==> flow/design.v <==
`timescale 1ns / 1ps
module i2c_slave(
    clk,
    rst_n,
    scl,
    sda_in,
    sda_out,
    data
    );
input clk, rst_n, scl;
input sda_in;
output sda_out;
output[7:0] data;
parameter slaveaddress = 8'b1010_0010;  
parameter S0_START = 'd0, S1_SDDR = 'd1, S2_COMPARE = 'd2, S3_RW = 'd3,
          S4_READ = 'd4, S5_WRITE = 'd5, S6_STOP = 'd6, S7_MASTER_ACK = 'd7;
reg[3:0] bitcount; 
reg[7:0] address;
reg[7:0] data;
reg[7:0] data1; 
reg[7:0] dataout;
reg[2:0] state, next_state;
reg rw;
reg sda_out;
reg start_stop;
reg sda_in_last;
reg scl_last;
reg pedge;
reg nedge;
reg scl_pedge;
reg scl_nedge;
reg scl_nedge_next;
always @(posedge clk or negedge rst_n)
begin
    if(!rst_n)
    begin
        scl_last <= 1'b0;
        scl_pedge <= 1'b0;
        scl_nedge <= 1'b1;
        scl_nedge_next <= 1'b1;
    end
    else
    begin
        scl_last <= scl;
        scl_pedge <= scl & ~scl_last; 
        scl_nedge <= scl | ~scl_last; 
        scl_nedge_next <= scl_nedge;
    end
end
always @(posedge clk or negedge rst_n)
begin
    if(!rst_n)
    begin
        sda_in_last <= 1'b0;
        pedge <= 1'b0;
        nedge <= 1'b1;
    end
    else
    begin
        sda_in_last <= sda_in;
        pedge <= sda_in & ~sda_in_last; 
        nedge <= sda_in | ~sda_in_last; 
    end
end
always @(posedge clk or negedge rst_n)  
begin
    if(!rst_n)
        state <= S0_START;
    else
        state <= next_state;
end
always @(state or scl_pedge or scl_nedge_next
         or start_stop or sda_in or rw or bitcount or address) 
begin
    case (state) 
        S0_START:
                begin  
                    if(start_stop)
                        next_state = S1_SDDR;
                    else
                        next_state = S0_START;
                end
        S1_SDDR:
                begin  
                    if(scl_pedge)
                    begin
                        if (bitcount == 4'd8)
                            next_state = S3_RW;
                        else if(bitcount == 4'd7)
                            next_state = S2_COMPARE;  
                        else
                            next_state = S1_SDDR;
                    end
                    else
                        next_state = S1_SDDR;
                end
        S2_COMPARE:
                begin  
                    if(!scl_nedge_next)
                    begin
                        if(address[7:1] == slaveaddress[7:1])
                            next_state = S1_SDDR;
                        else
                            next_state = S0_START;
                    end
                    else
                        next_state = S2_COMPARE;
            	end
        S3_RW:
                begin  
                    if(rw == 1'b0)
                       next_state = S4_READ;
                    else
                       next_state = S5_WRITE;
                end
        S4_READ:
            begin  
                if(scl_pedge)   
                begin
                    if (bitcount == 4'd8)
                        next_state = S6_STOP;
                    else
                        next_state = S4_READ;
                end
                else
                    next_state = S4_READ;
            end
        S5_WRITE:
                begin  
                    if(!scl_nedge_next)
                    begin
                        if (bitcount == 4'd8)
                        begin
                            if(!sda_in)
                                next_state = S7_MASTER_ACK;
                            else
                                next_state = S0_START;
                        end
                        else
                            next_state = S5_WRITE;
                    end
                    else
                        next_state = S5_WRITE;
                end
        S6_STOP:
                begin
                    if (!start_stop)
                        next_state = S0_START;
                    else
                        next_state = S6_STOP;
                end
        S7_MASTER_ACK:
                begin
                    if(scl_pedge && !sda_in)
                        next_state = S6_STOP;
                    else
                        next_state = S7_MASTER_ACK;
                end
        default: next_state = S0_START;
    endcase
end
always @(posedge clk or negedge rst_n) 
begin
   if(!rst_n)
   begin
       start_stop <= 1'b0;
       bitcount <= 4'd0;
       data <= 8'b0000_0000;
       data1 <= 8'b0000_0000;
       dataout <= 8'b11001010;
       rw <= 1'b0;
       sda_out <= 1'b1;
       address <= 8'b0000_0000;
   end
   else
   begin
        if(scl && !nedge)
        start_stop <= 1'b1;
        else if(scl && pedge)
        start_stop <= 1'b0;
        else
        begin
            case (state)
            S1_SDDR:
                    begin  
                        if(scl_pedge)
                        begin
                            if (bitcount == 4'd8)
                            begin
                                bitcount <= 4'd0;
                                rw <= address[0];
                            end
                            else if(bitcount == 4'd7)
                            begin
                                bitcount <= bitcount + 5'd1;
                                address[7 - bitcount] <= sda_in;
                            end
                            else
                            begin
                                bitcount <= bitcount + 5'd1;
                                address[7 - bitcount] <= sda_in;
                            end
                        end
                    end
            S2_COMPARE:
                    begin  
                        if(!scl_nedge_next)
                        begin
                            if(address[7:1] == slaveaddress[7:1])
                                sda_out <= 1'b0;
                            else
                                start_stop <= 1'b0;
                        end
                    end
            S4_READ:
                    begin  
                        if(scl_pedge)   
                        begin
                            if (bitcount == 4'd8)
                            begin
                                bitcount <= 4'd0;
                                data <= data1;
                            end
                            else
                            begin
                                bitcount <= bitcount + 5'd1;
                                data1[7 - bitcount] <= sda_in;
                            end
                        end
                    end
            S5_WRITE:
                    begin  
                        if(!scl_nedge_next)
                        begin
                            if (bitcount == 4'd8)
                            begin
                                bitcount <= 4'd0;
                                if(!sda_in)
                                    sda_out <= 1'b0; 
                            end
                            else
                            begin
                                bitcount <= bitcount + 5'd1;
                                sda_out <= dataout[7 - bitcount];
                            end
                        end
                    end
            S6_STOP:
                    begin
                        if (!start_stop)
                        begin
                            bitcount <= 4'd0;
                            data <= 8'b0000_0000;
                            data1 <= 8'b0000_0000;
                            address <= 8'h00;
                        end
                    end
            default:
            begin
                sda_out <= 1'b1;
                data <= 8'b0000_0000;
            end
            endcase
        end
    end
end
endmodule
Tool chain data of i2c_slave. Tool output for the design above, in the order of the flow. Line numbers count from 1 in the design file above. Operators carry their Yosys type and port widths (W data, S select, Z words). Library cell names are shortened. Not given: n/a

Top: i2c_slave. Clock input: clk. Cell library: sky130hd. Library corner: tt_025C_1v80.

Word-level counts. Counts by Yosys on the flattened word-level netlist (proc, flatten, opt, wreduce; memories kept). Register bits leave out memories and registers merged into their read ports (data or address). Print and check cells are left out. Cells with the same type and inputs are merged into one.

Register bits after elaboration: 41. For word-level cells the number is 120. For input port bits the number is 4. The figure for output and inout bits is 9.

For add/sub/neg operators the number is 3. Under shifts and indexed selects stands 3. Eq/ne operators: 23. The entry for bitwise logic cells reads 15. Reductions and logical operators: 20. Mux-type cells: 41.

Operator list (count): $mux W8 (7); $shift A1 B33 Y8 (1); $shift A1 B33 Y8 const A (1); $neg A32 Y33 (1); $pmux W8 S2 (2); $reduce_and A6 Y1 (4); $pmux W8 S3 (1); $pmux W3 S8 (1); $ne A2 B2 Y1 const B (9); $and A8 B8 Y8 (2); $or A8 B8 Y8 (2); $mux W4 (4); $mux W1 (14); $eq A3 B3 Y1 const B (4); $pmux W4 S3 (1); $mux W3 (4); $mux W2 (6); $shiftx A8 B5 Y1 const A (1); $not A8 Y8 (1); $eq A7 B7 Y1 const B (1); $reduce_and A7 Y1 (1); $not A1 Y1 (6); $eq A3 B2 Y1 const B (2); $ne A3 B3 Y1 const B (2); $reduce_or A3 Y1 (2); $sub A3 B4 Y5 const A (1); $reduce_and A5 Y1 (1); $reduce_bool A2 Y1 (2).

Other operator kinds: 16; their cells: 21.

Longest topological paths. Yosys ltp: most cells in a row. Word level: on the elaborated netlist, between registers, memories and ports. Mapped: between sequential cells and ports; inverters and the memories' decode and read muxes count.

Depth in word-level cells: 9. The figure for ABC_AREA is 0. Under gate-level depth with buffers stands 10.

After synthesis. Source: synth_stat.txt of the flow (Yosys; design flattened, memories mapped). It holds for the ABC_AREA given above (unset counts as 0); a run with the other value may have another netlist.

For cell count the number is 269. Buffer cells: 11. Area of sequential cells: 1157.4 sq um. Mapped flip-flops: 46. Chip area (Yosys): 2549.9 sq um.

Cell types (count): dfrtp_1 (41); o21ai_0 (35); dfstp_2 (5); nor2b_1 (17); nand3_1 (21); mux2i_1 (10); nand4_1 (15); ha_1 (7); nand2_1 (22); inv_1 (20); nor2_1 (11); mux2_2 (3); or3b_2 (3); buf_6 (2); nand4bb_1 (2); a221o_1 (2); nand3b_4 (1); nor3_1 (4).

Not listed: further types 30, cells in them 48.

Worst setup path after synthesis. Source: OpenSTA report_checks on the synthesized netlist (no wires, ideal clock, input and output delay 20% of the period each), path of least setup slack; recovery checks are left aside. Register names are those of the netlist, which keeps one name where synthesis merged equal registers.

Path kind: register to register. Start point: reg bitcount[0]. End point: reg data1[0]. The entry for period reads 2.59 ns. For library setup time the number is 0.130 ns. Under delay of the path stands 2.283 ns. The entry for required time reads 2.460 ns. For arrival time the number is 2.153 ns. For slack the number is 0.307 ns. Under path buffers stands 0. Driving pins on the path: 9. The entry for synthesis period reached reads 2.283 ns.

"delay of the path" = arrival - input delay + setup time. "driving pins on the path" counts driving pins, that of a launching flip-flop among them; a cell with two outputs on the path counts twice. "synthesis period reached" is the clock period less the worst setup slack; recovery checks do not enter. This is arithmetic on one report: input and output delays are still those of the set period (20% each). The rows between start and end are the longest chain of elaborated cells between them; the timing report does not say that the signal goes this way. Where chains are equally long, one stands for them. Each line given opens the expression or statement behind the cell; cells for indexed reads and writes are added by Yosys, which also makes memories of some case tables. At most two assigning lines are given for a register; there are more. Where a signal picks the word or bit written, the line may be left out of the assigning lines.

Cells stage by stage: dfrtp_1 > ha_1 > nand3_1 > inv_1 > ha_1 > or3b_2 > a2111oi_2 > or3b_2 > nand3_1. Cells in the longest elaborated chain: 9. Elaborated cells on any way between the ends: 13. Classes of those cells: 2 x add/sub; 2 x eq/ne; 2 x shift; 3 x mux; 3 x logic; 1 x reduce/logical.

Ends and longest elaborated chain, after synthesis: start, declared (RTL line 17) `reg[3:0] bitcount;`; start, assigned (RTL line 195) `bitcount <= bitcount + 5'd1;`; start, assigned (RTL line 200) `bitcount <= bitcount + 5'd1;`; $sub A3 B4 Y5 (RTL line 227) `data1[7 - bitcount] <= sda_in;`; $neg A32 Y33 (RTL line 227); $shift A1 B33 Y8 (RTL line 227); $not A8 Y8 (RTL line 227); $and A8 B8 Y8 (RTL line 227); $or A8 B8 Y8 (RTL line 227); $mux W8 (RTL line 219) `if (bitcount == 4'd8)`; $mux W8 (RTL line 217) `if(scl_pedge)`; $pmux W8 S2 (RTL line 183) `case (state)`; end, assigned (RTL line 169) `data1 <= 8'b0000_0000;`; end, assigned (RTL line 254) `data1 <= 8'b0000_0000;`; end, declared (RTL line 20) `reg[7:0] data1;`.

Path in the finished layout. From the final timing report of run 2: the path of least setup slack in the routed layout; clock arrival at registers is part of the times.

Path kind: register to register. Start point: reg bitcount[0]. End point: reg data1[0]. Driving pins on the path: 9. Under path buffers stands 0. The entry for period reads 4.24 ns. For arrival time the number is 2.82 ns. For slack the number is 1.60 ns. For library setup time the number is 0.12 ns. The entry for required time reads 4.42 ns.

The rows between start and end are the longest chain of elaborated cells between them; the timing report does not say that the signal goes this way. Where chains are equally long, one stands for them. At most two assigning lines are given for a register; there are more. Where a signal picks the word or bit written, the line may be left out of the assigning lines.

Cells stage by stage: dfrtp_1 > ha_1 > nand3_1 > inv_1 > ha_1 > or3b_2 > a2111oi_2 > or3b_2 > nand3_1. Cells in the longest elaborated chain: 9. Elaborated cells on any way between the ends: 13. Classes of those cells: 2 x add/sub; 2 x eq/ne; 2 x shift; 3 x mux; 3 x logic; 1 x reduce/logical.

Ends and longest elaborated chain, after layout: start, declared (RTL line 17) `reg[3:0] bitcount;`; start, assigned (RTL line 195) `bitcount <= bitcount + 5'd1;`; start, assigned (RTL line 200) `bitcount <= bitcount + 5'd1;`; $sub A3 B4 Y5 (RTL line 227) `data1[7 - bitcount] <= sda_in;`; $neg A32 Y33 (RTL line 227); $shift A1 B33 Y8 (RTL line 227); $not A8 Y8 (RTL line 227); $and A8 B8 Y8 (RTL line 227); $or A8 B8 Y8 (RTL line 227); $mux W8 (RTL line 219) `if (bitcount == 4'd8)`; $mux W8 (RTL line 217) `if(scl_pedge)`; $pmux W8 S2 (RTL line 183) `case (state)`; end, assigned (RTL line 169) `data1 <= 8'b0000_0000;`; end, assigned (RTL line 254) `data1 <= 8'b0000_0000;`; end, declared (RTL line 20) `reg[7:0] data1;`.

Lab notebook: i2c_slave

Record of 2 stored runs of the RTL-to-layout flow on i2c_slave, platform sky130hd. The runs are unordered. Constraints: input delay and output delay 20% of the set period each, output load 0.01 pF. "period achieved" = clock period - worst setup slack. The figure is calculated, with input and output delays left at 20% of the set period.

Files of run 1:
==> flow/run.sh <==
#!/bin/bash
# the make line also repeats the synthesis and layout settings of config.mk as NAME=value (left out here)
make -C /OpenROAD-flow-scripts/flow DESIGN_CONFIG=/design/flow/config.mk WORK_HOME=/design/flow/orfs CLKGATE_MAP_FILE= finish
==> flow/config.mk <==
export PLATFORM = sky130hd
export DESIGN_NAME = i2c_slave
export DESIGN_NICKNAME = i2c_slave
export VERILOG_FILES = /design/flow/design.v
export SDC_FILE = /design/flow/constraint.sdc
export NUM_CORES = 4
export LEC_CHECK = 0
export CAP_MARGIN = 20
export CELL_PAD_IN_SITES_GLOBAL_PLACEMENT = 3
export CORE_MARGIN = 2
export CORE_UTILIZATION = 52
export HOLD_SLACK_MARGIN = 0.05
export MAX_ROUTING_LAYER = met4
export MIN_ROUTING_LAYER = met1
export PLACE_DENSITY_LB_ADDON = 0.17
export SETUP_SLACK_MARGIN = 0.74
export SLEW_MARGIN = 40
export TNS_END_PERCENT = 45
==> flow/constraint.sdc <==
create_clock -name core_clock -period 3.79 [get_ports {clk}]
set_input_delay 0.7580 -clock core_clock [delete_from_list [all_inputs] [get_ports {clk}]]
set_output_delay 0.7580 -clock core_clock [all_outputs]
set_load 0.01 [all_outputs]

Outcome of run 1: stopped before the end: placement reported FLW-0024.

Files of run 2:
==> flow/run.sh <==
#!/bin/bash
# the make line also repeats the synthesis and layout settings of config.mk as NAME=value (left out here)
make -C /OpenROAD-flow-scripts/flow DESIGN_CONFIG=/design/flow/config.mk WORK_HOME=/design/flow/orfs CLKGATE_MAP_FILE= finish
==> flow/config.mk <==
export PLATFORM = sky130hd
export DESIGN_NAME = i2c_slave
export DESIGN_NICKNAME = i2c_slave
export VERILOG_FILES = /design/flow/design.v
export SDC_FILE = /design/flow/constraint.sdc
export NUM_CORES = 4
export LEC_CHECK = 0
export CAP_MARGIN = 20
export CORE_MARGIN = 2
export CORE_UTILIZATION = 40
export SLEW_MARGIN = 20
==> flow/constraint.sdc <==
create_clock -name core_clock -period 4.24 [get_ports {clk}]
set_input_delay 0.8480 -clock core_clock [delete_from_list [all_inputs] [get_ports {clk}]]
set_output_delay 0.8480 -clock core_clock [all_outputs]
set_load 0.01 [all_outputs]

Results of run 2. The period achieved comes to 2.636 ns. The die size stands at 7029.1 sq um. The total negative slack is 0.000 ns. The setup slack of the worst path is 1.604 ns. The measured post-synthesis cell area is 2549.9 sq um. For the std-cell area (final layout) the run shows 2810.2 sq um.
